==> flow/design.v <==
module Encoder #(
   parameter DATA_WIDTH = 16
)(
    input clk,
    input reset,
    input ChannelA,
    input ChannelB,
    output reg [15:0] Counter
);
    reg [1:0] currentState, prevState;
    always @(posedge clk) begin
        if (reset) begin
            Counter <= 16'd0;
            prevState <= 2'b00;
        end else begin
            currentState <= {ChannelA, ChannelB};
            case (prevState)
                2'b00: begin
                    if (currentState == 2'b01)
                        Counter <= Counter + 1;   
                    else if (currentState == 2'b10)
                        Counter <= Counter - 1;   
                end
                2'b01: begin
                    if (currentState == 2'b11)
                        Counter <= Counter + 1;   
                    else if (currentState == 2'b00)
                        Counter <= Counter - 1;   
                end
                2'b11: begin
                    if (currentState == 2'b10)
                        Counter <= Counter + 1;   
                    else if (currentState == 2'b01)
                        Counter <= Counter - 1;   
                end
                2'b10: begin
                    if (currentState == 2'b00)
                        Counter <= Counter + 1;   
                    else if (currentState == 2'b11)
                        Counter <= Counter - 1;   
                end
            endcase
            prevState <= currentState;
        end
    end
endmodule
module encoder_bus_demo #(
		parameter ENCODER_WIDTH = 16,
        parameter DATA_WIDTH = 16
	) (
		input  wire [7:0]  slave_address,      
		input  wire        slave_read,         
		output reg  [DATA_WIDTH-1:0] slave_readdata,     
		input  wire        slave_write,        
		input  wire [DATA_WIDTH-1:0] slave_writedata,    
		input  wire        clk,           
		input  wire        reset,         
        input  wire [(DATA_WIDTH/8)-1:0] slave_byteenable,
        input wire enc_a,   
        input wire enc_b,   
        output wire [15:0] counter
	);
    reg [31:0] mem;
    wire enable;
    Encoder #(
        .DATA_WIDTH(ENCODER_WIDTH)
    ) my_ip (
        .clk(clk),
        .reset(reset),
        .ChannelA(enc_a),
        .ChannelB(enc_b),
        .Counter(counter)
    );
    assign enable = mem[31];
    always @(posedge clk or posedge reset) begin
        if (reset) begin
            mem <= 32'b0;
        end else begin
            if (slave_read) begin
                slave_readdata <=  {16'b0, counter};
            end
            if (slave_write) begin
                mem <= slave_writedata;
            end;
        end;
    end
endmodule
Tool chain data of encoder_bus_demo

What the tools print for encoder_bus_demo, step after step.
Lines are those of the file above, counted from 1.
Library cell names are shortened.
The mark -- stands for no value.

Top: encoder_bus_demo
Clock: clk
Standard-cell library: sky130hd
Timing corner: tt_025C_1v80

Word level

Counts by Yosys on the flattened word-level netlist (proc, flatten, opt, wreduce; memories kept). Register bits leave out memories and registers merged into their read ports (data or address). Print and check cells are left out. Cells with the same type and inputs are merged into one.

Register bits after elaboration: 36
Cells after elaboration: 31
Bits of input ports: 32
Output and inout port bits: 32

Add/subtract/negate cells: 2
Muxes and demuxes: 9
Bitwise gates (word level): 1
Reductions and logical operators: 5
Equal/unequal tests: 10

Operator list:

| cell                                                             | number |
| 16-bit two-way mux                                               | 8 |
| 16-bit case mux with 4-bit select                                | 1 |
| 16-bit by 1-bit adder with 16-bit output with constant B         | 1 |
| 16-bit by 1-bit subtractor with 16-bit output with constant B    | 1 |
| 3-bit by 1-bit inequality test with 1-bit output with constant B | 4 |
| 2-bit == test with constant B                                    | 4 |
| 5-bit AND reduction                                              | 1 |
| 2-bit by 1-bit == test with 1-bit output with constant B         | 2 |
| 2-bit zero test                                                  | 2 |
| 4-bit nonzero test                                               | 1 |
| 2-bit AND reduction                                              | 1 |
| 1-bit inverter                                                   | 1 |

Depth

Longest topological path by Yosys (ltp), each cell counted once; first at word level (registers and memories cut), then after technology mapping (sequential cells cut; the memories' decode and read muxes count).

Depth after elaboration: 4
ABC_AREA: 0
Gate-level depth with buffers: 6
Gate-level depth less buffers: 6

Mapped cells and area

Source: synth_stat.txt of the flow (Yosys; design flattened, memories mapped). It holds for the ABC_AREA given above (unset counts as 0); a run with the other value may have another netlist.
Totals and module areas in this step are rounded.

Cells by type:

| cell     | number |
| edfxtp_1 | 18 |
| dfxtp_1  | 18 |
| mux2_2   | 10 |
| nor2_1   | 22 |
| nor2b_1  | 12 |
| a32oi_1  | 5 |
| nor4_4   | 2 |
| mux2_1   | 3 |
| a22oi_1  | 4 |
| xor2_4   | 1 |
| xnor2_1  | 3 |
| a21oi_1  | 5 |
| ha_1     | 2 |
| inv_1    | 6 |
| nand4_1  | 3 |
| nand2_1  | 4 |
| nand3_1  | 3 |
| nor3_1   | 3 |

Other cell types: 24; their cells: 30.

Mapped flip-flops: 36
Buffers: 7
Cells in the netlist: 154
Sequential area: 900.9 um^2
Cell area after synthesis: 1727 um^2

The figures by module come from a second, unflattened synthesis with its own total; it is not the netlist above.

Cells (unflattened synthesis): 181
Area (unflattened synthesis): 1927 um^2

Rows give one instance, submodules left out.

Modules:

| module                  | area (um^2) | sequential area (um^2) | cells | instances |
| Encoder (DATA_WIDTH=16) | 1433        | 420.4                  | 164   | 1 |
| encoder_bus_demo        | 494.2       | 480.5                  | 17    | 1 |

Path before layout

Path of least setup slack by OpenSTA after synthesis, without wires, with an ideal clock, recovery checks aside; 20% of the period is set as input and as output delay. Where synthesis merged equal registers, the netlist keeps one of their names.

Path kind: flip-flop to flip-flop
Start point: register my_ip.Counter[2]
End point: register my_ip.Counter[15]
Launch time at the first pin: 0.000 ns
Arrival: 1.794 ns
Setup time: 0.123 ns
Driving pins on the path: 6
Setup slack: 0.242 ns
Buffers on the path: 1
Data required time: 2.037 ns
Path delay: 1.917 ns
Period: 2.16 ns
Synthesis period reached: 1.918 ns

"path delay" is the arrival time less input delay plus setup time.
"driving pins on the path": output pins that drive a net of the path, with the launching flip-flop's if there is one; two outputs of one cell count as two.
"synthesis period reached" is the clock period less the worst setup slack; recovery checks do not enter. This is arithmetic on one report: input and output delays are still those of the set period (20% each).
The rows between start and end are the longest chain of elaborated cells between them; the timing report does not say that the signal goes this way. Where chains are equally long, one stands for them.
A line is the first line of the expression or statement that the cell stems from. Yosys adds cells for indexed reads and writes and turns some case tables into memories.
At most two assigning lines are given for a register; there are more.

Cell sequence: dfxtp_1 -> buf_6 -> or4_4 -> nor4_4 -> a32oi_1 -> mux2_1
Length of the longest elaborated chain: 4
Elaborated cells between the ends (all ways): 11
Those cells by class: 2 x add/sub; 9 x mux

Ends and longest elaborated chain, after synthesis:

| item                                          | RTL line | source |
| start, declared                               | 8        | `output reg [15:0] Counter` |
| start, assigned                               | 20       | `Counter <= Counter + 1;` |
| start, assigned                               | 22       | `Counter <= Counter - 1;` |
| 16-bit by 1-bit subtractor with 16-bit output | 40       | `Counter <= Counter - 1;` |
| 16-bit two-way mux                            | 39       | `else if (currentState == 2'b11)` |
| 16-bit two-way mux                            | 37       | `if (currentState == 2'b00)` |
| 16-bit case mux with 4-bit select             | 17       | `case (prevState)` |
| end, assigned                                 | 20       |  |
| end, assigned                                 | 22       |  |
| end, declared                                 | 8        |  |

Timing after layout

Path of least setup slack in the final report of flow run A (OpenROAD, finished layout, wires in). Where an end is a register, its clock arrival counts in the times.

Path kind: flip-flop to output port
Start point: register my_ip.Counter[7]
End point: output counter[7]
Driving pins on the path: 2
Buffers on the path: 1
Launch time at the first pin: 0.34 ns
Data required time: 3.14 ns
Arrival: 1.62 ns
Setup slack: 1.52 ns
Period: 3.92 ns

At most two assigning lines are given for a register; there are more.

Cell sequence: dfxtp_1 -> clkdlybuf4s50_1
Length of the longest elaborated chain: 0
Elaborated cells between the ends (all ways): 0

Ends and longest elaborated chain, post-layout:

| item            | RTL line | source |
| start, declared | 8        | `output reg [15:0] Counter` |
| start, assigned | 20       | `Counter <= Counter + 1;` |
| start, assigned | 22       | `Counter <= Counter - 1;` |
| end, declared   | 61       | `output wire [15:0] counter` |

Wiki page: encoder_bus_demo / flow data

Stored flow runs of encoder_bus_demo (2 of them; Yosys, OpenROAD, sky130hd). They differ in their settings and are not a sequence. Constraints: input delay and output delay 20% of the set period each, output load 0.01 pF.
By "clock period achieved" is meant the clock period of the run minus its worst setup slack. This is arithmetic on one report: input and output delays are still those of the set period (20% each).
"worst path time" means the part of the period allowed to the worst setup path (the constraints hold back 20% at inputs and 20% at outputs) less its slack; where the path has registers, the arrival times of their clocks count too.
"total power after layout": no workload was simulated; the value follows from the tool's default switching activity.
Results are given in rounded form.
Settings: -- = not set for that run.

| name                                          | flow run A               | flow run B             |
| period_ns                                     | 3.92                     | 2.13                   |
| CORE_UTILIZATION                              | 55                       | 40                     |
| PLACE_DENSITY                                 | 0.46                     | --                     |
| CORE_MARGIN                                   | 9                        | 2                      |
| CELL_PAD_IN_SITES_DETAIL_PLACEMENT            | 1                        | --                     |
| GPL_ROUTABILITY_DRIVEN                        | 1                        | --                     |
| CTS_CLUSTER_SIZE                              | 69                       | --                     |
| SLEW_MARGIN                                   | 30                       | 20                     |
| MAX_ROUTING_LAYER                             | met4                     | --                     |
| CAP_MARGIN                                    | 20                       | 20                     |
| setup slack of the worst path (ns)            | 1.518                    | 0.212                  |
| worst path time (ns)                          | 1.62                     | 1.92                   |
| critical path type                            | flip-flop to output port | flip-flop to flip-flop |
| total power after layout (µW)                 | 1166                     | 2141                   |
| utilization after layout                      | 0.753                    | 0.558                  |
| clock period achieved (ns)                    | 2.402                    | 1.918                  |
| standard-cell area of the final layout (um^2) | 2165                     | 2280                   |
| full die area (um^2)                          | 5480                     | 4858                   |
| smallest hold slack (ns)                      | 0.526                    | 0.486                  |
| sum of negative setup slack (ns)              | 0.000                    | 0.000                  |
| Yosys chip area after synthesis (um^2)        | 1727                     | 1727                   |
