==> flow/design.v <==
module esl_bus_demo (
    input wire clk_clk,                 
    input wire reset_reset_n,          
    input wire encoder_a,              
    input wire encoder_b,              
    output wire [31:0] encoder_count   
);
    wire [31:0] counter_wire;
    esl_bus_demo_example u0 (
        .clk_clk(clk_clk),
        .reset_reset_n(reset_reset_n),
        .encoder_a_export(encoder_a),
        .encoder_b_export(encoder_b),
        .encoder_counter_export(counter_wire)
    );
    assign encoder_count = counter_wire;
endmodule
module esl_bus_demo_example (
    input  wire        clk_clk,
    input  wire        reset_reset_n,
    input  wire        encoder_a_export,
    input  wire        encoder_b_export,
    output wire [31:0] encoder_counter_export
);
    wire clk = clk_clk;
    wire reset = ~reset_reset_n;
    Encoder encoder_inst (
        .clk(clk),
        .reset(reset),
        .ChannelA(encoder_a_export),
        .ChannelB(encoder_b_export),
        .Counter(encoder_counter_export)
    );
endmodule
module Encoder #(
   parameter DATA_WIDTH = 16
)(
    input clk,
    input reset,
    input ChannelA,
    input ChannelB,
    output reg [15:0] Counter
);
    reg [1:0] currentState, prevState;
    always @(posedge clk) begin
        if (reset) begin
            Counter <= 16'd0;
            prevState <= 2'b00;
        end else begin
            currentState <= {ChannelA, ChannelB};
            case (prevState)
                2'b00: begin
                    if (currentState == 2'b01)
                        Counter <= Counter + 1;   
                    else if (currentState == 2'b10)
                        Counter <= Counter - 1;   
                end
                2'b01: begin
                    if (currentState == 2'b11)
                        Counter <= Counter + 1;   
                    else if (currentState == 2'b00)
                        Counter <= Counter - 1;   
                end
                2'b11: begin
                    if (currentState == 2'b10)
                        Counter <= Counter + 1;   
                    else if (currentState == 2'b01)
                        Counter <= Counter - 1;   
                end
                2'b10: begin
                    if (currentState == 2'b00)
                        Counter <= Counter + 1;   
                    else if (currentState == 2'b11)
                        Counter <= Counter - 1;   
                end
            endcase
            prevState <= currentState;
        end
    end
endmodule
---- Reports on esl_bus_demo ----
What the tools print for esl_bus_demo, step after step.
Line numbers count from 1 in the design file above.
A cell with -- has no value.
inputs
  top module .............................. esl_bus_demo
  clock input ............................. clk_clk
  standard-cell library ................... sky130hd
  library corner .......................... tt_025C_1v80

---- After elaboration ----
Source: Yosys, flattened and elaborated, memories not mapped. Widths are those after wreduce. Registers that Yosys merges into a memory's read port (data or address) are not register bits. Print and check cells do not count. Equal cells are merged and count once.
word-level totals
  register bits after elaboration ......... 20
  bits of input ports ..................... 4
  output and inout bits ................... 32
cells by class
  add/sub/neg operators ................... 2
  eq/ne operators ......................... 10
  mux-type cells .......................... 9
  reduce/logical cells .................... 4
operator list
  operator                                             number
  two-way mux 16 bit                                   8
  parallel mux 16 bit (select 4 bit)                   1
  adder 16 x 1 -> 16 bit (second input constant)       1
  subtractor 16 x 1 -> 16 bit (second input constant)  1
  inequality test 3 bit (second input constant)        4
  == test 2 bit (second input constant)                4
  AND reduction 5 bit                                  1
  == test 2 x 1 -> 1 bit (second input constant)       2
  logical NOT 2 bit                                    2
  nonzero test 4 bit                                   1

---- Logic depth ----
Yosys ltp: most cells in a row. Word level: on the elaborated netlist, between registers, memories and ports. Mapped: between sequential cells and ports; inverters and the memories' decode and read muxes count.
depth
  word-level depth ........................ 4
  ABC_AREA ................................ 0
  depth in mapped cells ................... 9
  gate-level depth less buffers ........... 7

---- Synthesis result ----
The flow's flattened synthesis, as Yosys stat reports it; memories are mapped. The netlist is that of the ABC_AREA named above (0 if unset); the other value can give another one.
cells by type
  cell                       number  total area (µm²)
  sky130_fd_sc_hd__dfxtp_1   18      360.346
  sky130_fd_sc_hd__buf_4     16      120.115
  sky130_fd_sc_hd__xnor2_1   10      87.584
  sky130_fd_sc_hd__a21oi_1   15      75.072
  sky130_fd_sc_hd__ha_1      6       75.072
  sky130_fd_sc_hd__nand4_1   10      62.56
  sky130_fd_sc_hd__edfxtp_1  2       60.058
  sky130_fd_sc_hd__or3_1     9       56.304
  sky130_fd_sc_hd__nor2_1    12      45.043
  sky130_fd_sc_hd__mux2i_1   4       40.038
  sky130_fd_sc_hd__or4_1     5       37.536
  sky130_fd_sc_hd__xor2_1    3       26.275
  sky130_fd_sc_hd__nand2b_1  4       25.024
  sky130_fd_sc_hd__nor4_1    4       25.024
  sky130_fd_sc_hd__o21ai_0   5       25.024
  sky130_fd_sc_hd__clkbuf_1  6       22.522
  sky130_fd_sc_hd__mux4_2    1       22.522
  sky130_fd_sc_hd__and3_1    3       18.768
Other cell types: 24; their cells: 38.
synthesis totals
  cell count .............................. 171
  synthesis area .......................... 1,417.6 µm²
  area of sequential cells ................ 420.4 µm²
  flip-flop cells ......................... 20
  buffer cells ............................ 26
The figures by module come from a second, unflattened synthesis with its own total; it is not the netlist above.
unflattened totals
  cell total of the unflattened synthesis .. 182
  area (unflattened synthesis) ............ 1,560.2 µm²
Each row is one instance without its submodules.
by module
  module                times used  cells  area (µm²)  seq. area (µm²)
  Encoder               1           164    1,432.6     420.4
  esl_bus_demo_example  1           18     127.6       0.0
  esl_bus_demo          1           0      0.0         0.0

---- Path before layout ----
Path of least setup slack by OpenSTA after synthesis, without wires, with an ideal clock, recovery checks aside; 20% of the period is set as input and as output delay. Where synthesis merged equal registers, the netlist keeps one of their names.
path post-synthesis
  kind .................................... reg-to-reg
  start ................................... reg u0.encoder_inst.currentState[0]
  end ..................................... reg u0.encoder_inst.Counter[4]
  clock period ............................ 5,130 ps
  time at the first pin ................... 0 ps
  data arrival time ....................... 2,045 ps
  slack ................................... 2,958 ps
  path delay .............................. 2,173 ps
  stages .................................. 10
  period reached after synthesis .......... 2,172 ps
"path delay" = arrival - input delay + setup time.
"stages": output pins that drive a net of the path, with the launching flip-flop's if there is one; two outputs of one cell count as two.
"period reached after synthesis" = period - worst setup slack (recovery checks aside). The figure is calculated, with input and output delays left at 20% of the set period.
The rows between start and end are the longest chain of elaborated cells between them; the timing report does not say that the signal goes this way. Where chains are equally long, one stands for them.
Each line given opens the expression or statement behind the cell; cells for indexed reads and writes are added by Yosys, which also makes memories of some case tables.
At most two assigning lines are given for a register; there are more.
between the ends, post-synthesis
  cell sequence ........................... sky130_fd_sc_hd__edfxtp_1 -> sky130_fd_sc_hd__inv_1 -> sky130_fd_sc_hd__ha_1 -> sky130_fd_sc_hd__mux4_2 -> sky130_fd_sc_hd__buf_2 -> sky130_fd_sc_hd__clkbuf_1 -> sky130_fd_sc_hd__nand3b_1 -> sky130_fd_sc_hd__a21oi_1 -> sky130_fd_sc_hd__xnor2_1 -> sky130_fd_sc_hd__nor2_1
  cells in the longest elaborated chain ... 4
  elaborated cells on any way between the ends .. 18
ends and longest elaborated chain, post-synthesis
  what                                line  source
  from (decl)                         44    reg [1:0] currentState, prevState;
  from (assign)                       50    currentState <= {ChannelA, ChannelB};
  == test 2 bit                       73    else if (currentState == 2'b11)
  two-way mux 16 bit                  73
  two-way mux 16 bit                  71    if (currentState == 2'b00)
  parallel mux 16 bit (select 4 bit)  51    case (prevState)
  to (assign)                         54    Counter <= Counter + 1;
  to (assign)                         56    Counter <= Counter - 1;
  to (decl)                           42    output reg [15:0] Counter

---- Worst path after layout ----
Path of least setup slack in the final report of run 1 (OpenROAD, finished layout, wires in). Where an end is a register, its clock arrival counts in the times.
The report prints the path's times to 10 ps; the period is as set.
path post-layout
  kind .................................... reg-to-reg
  start ................................... reg u0.encoder_inst.currentState[0]
  end ..................................... reg u0.encoder_inst.Counter[11]
  clock period ............................ 2,630 ps
  time at the first pin ................... 310 ps
  data arrival time ....................... 2,500 ps
  slack ................................... 330 ps
  stages .................................. 8
The rows between start and end are the longest chain of elaborated cells between them; the timing report does not say that the signal goes this way. Where chains are equally long, one stands for them.
At most two assigning lines are given for a register; there are more.
between the ends, post-layout
  cell sequence ........................... sky130_fd_sc_hd__edfxtp_1 -> sky130_fd_sc_hd__buf_4 -> sky130_fd_sc_hd__ha_4 -> sky130_fd_sc_hd__mux4_2 -> sky130_fd_sc_hd__or4_4 -> sky130_fd_sc_hd__a21oi_2 -> sky130_fd_sc_hd__xnor2_1 -> sky130_fd_sc_hd__nor2_1
  cells in the longest elaborated chain ... 4
  elaborated cells on any way between the ends .. 18
ends and longest elaborated chain, post-layout
  what                                line  source
  from (decl)                         44    reg [1:0] currentState, prevState;
  from (assign)                       50    currentState <= {ChannelA, ChannelB};
  == test 2 bit                       73    else if (currentState == 2'b11)
  two-way mux 16 bit                  73
  two-way mux 16 bit                  71    if (currentState == 2'b00)
  parallel mux 16 bit (select 4 bit)  51    case (prevState)
  to (assign)                         54    Counter <= Counter + 1;
  to (assign)                         56    Counter <= Counter - 1;
  to (decl)                           42    output reg [15:0] Counter

FLOW RESULTS
============

Design esl_bus_demo on sky130hd. What follows are 2 stored runs of the flow, each under its own settings; their order means nothing. The constraints put input and output delay at 20% of the set period each and load the outputs with 0.01 pF.
"clock period achieved" = clock period - worst setup slack. The figure is calculated, with input and output delays left at 20% of the set period.
By "total power after layout" is meant OpenSTA's value without simulated activity: inputs other than the clock are taken to toggle once in ten clock periods, and the tool carries that through the logic.

---- run 1 ----
settings
  period_ns = 2.63
  CORE_UTILIZATION = 48
  SETUP_SLACK_MARGIN = 0.33
  PLACE_DENSITY_LB_ADDON = 0.23
  CELL_PAD_IN_SITES_DETAIL_PLACEMENT = 0
  ABC_AREA = 0
  CTS_CLUSTER_SIZE = 75
  CTS_CLUSTER_DIAMETER = 51
  CAP_MARGIN = 30
  CORE_MARGIN = 2
  SLEW_MARGIN = 20
results
  clock period achieved ................... 2,303 ps
  total power after layout ................ 0.001747 W
  standard-cell area of the final layout .. 1,779.2 µm²
  Yosys chip area after synthesis ......... 1,417.6 µm²
  full die area ........................... 3,404.1 µm²
  utilization after layout ................ 0.64
  worst slack on setup checks ............. 327 ps

---- run 2 ----
settings
  period_ns = 2.5
  SETUP_SLACK_MARGIN = 0.33
  CAP_MARGIN = 20
  CORE_MARGIN = 2
  CORE_UTILIZATION = 40
  SLEW_MARGIN = 20
results
  clock period achieved ................... 2,311 ps
  total power after layout ................ 0.002037 W
  standard-cell area of the final layout .. 1,863.0 µm²
  Yosys chip area after synthesis ......... 1,417.6 µm²
  full die area ........................... 4,036.1 µm²
  utilization after layout ................ 0.554
  worst slack on setup checks ............. 189 ps
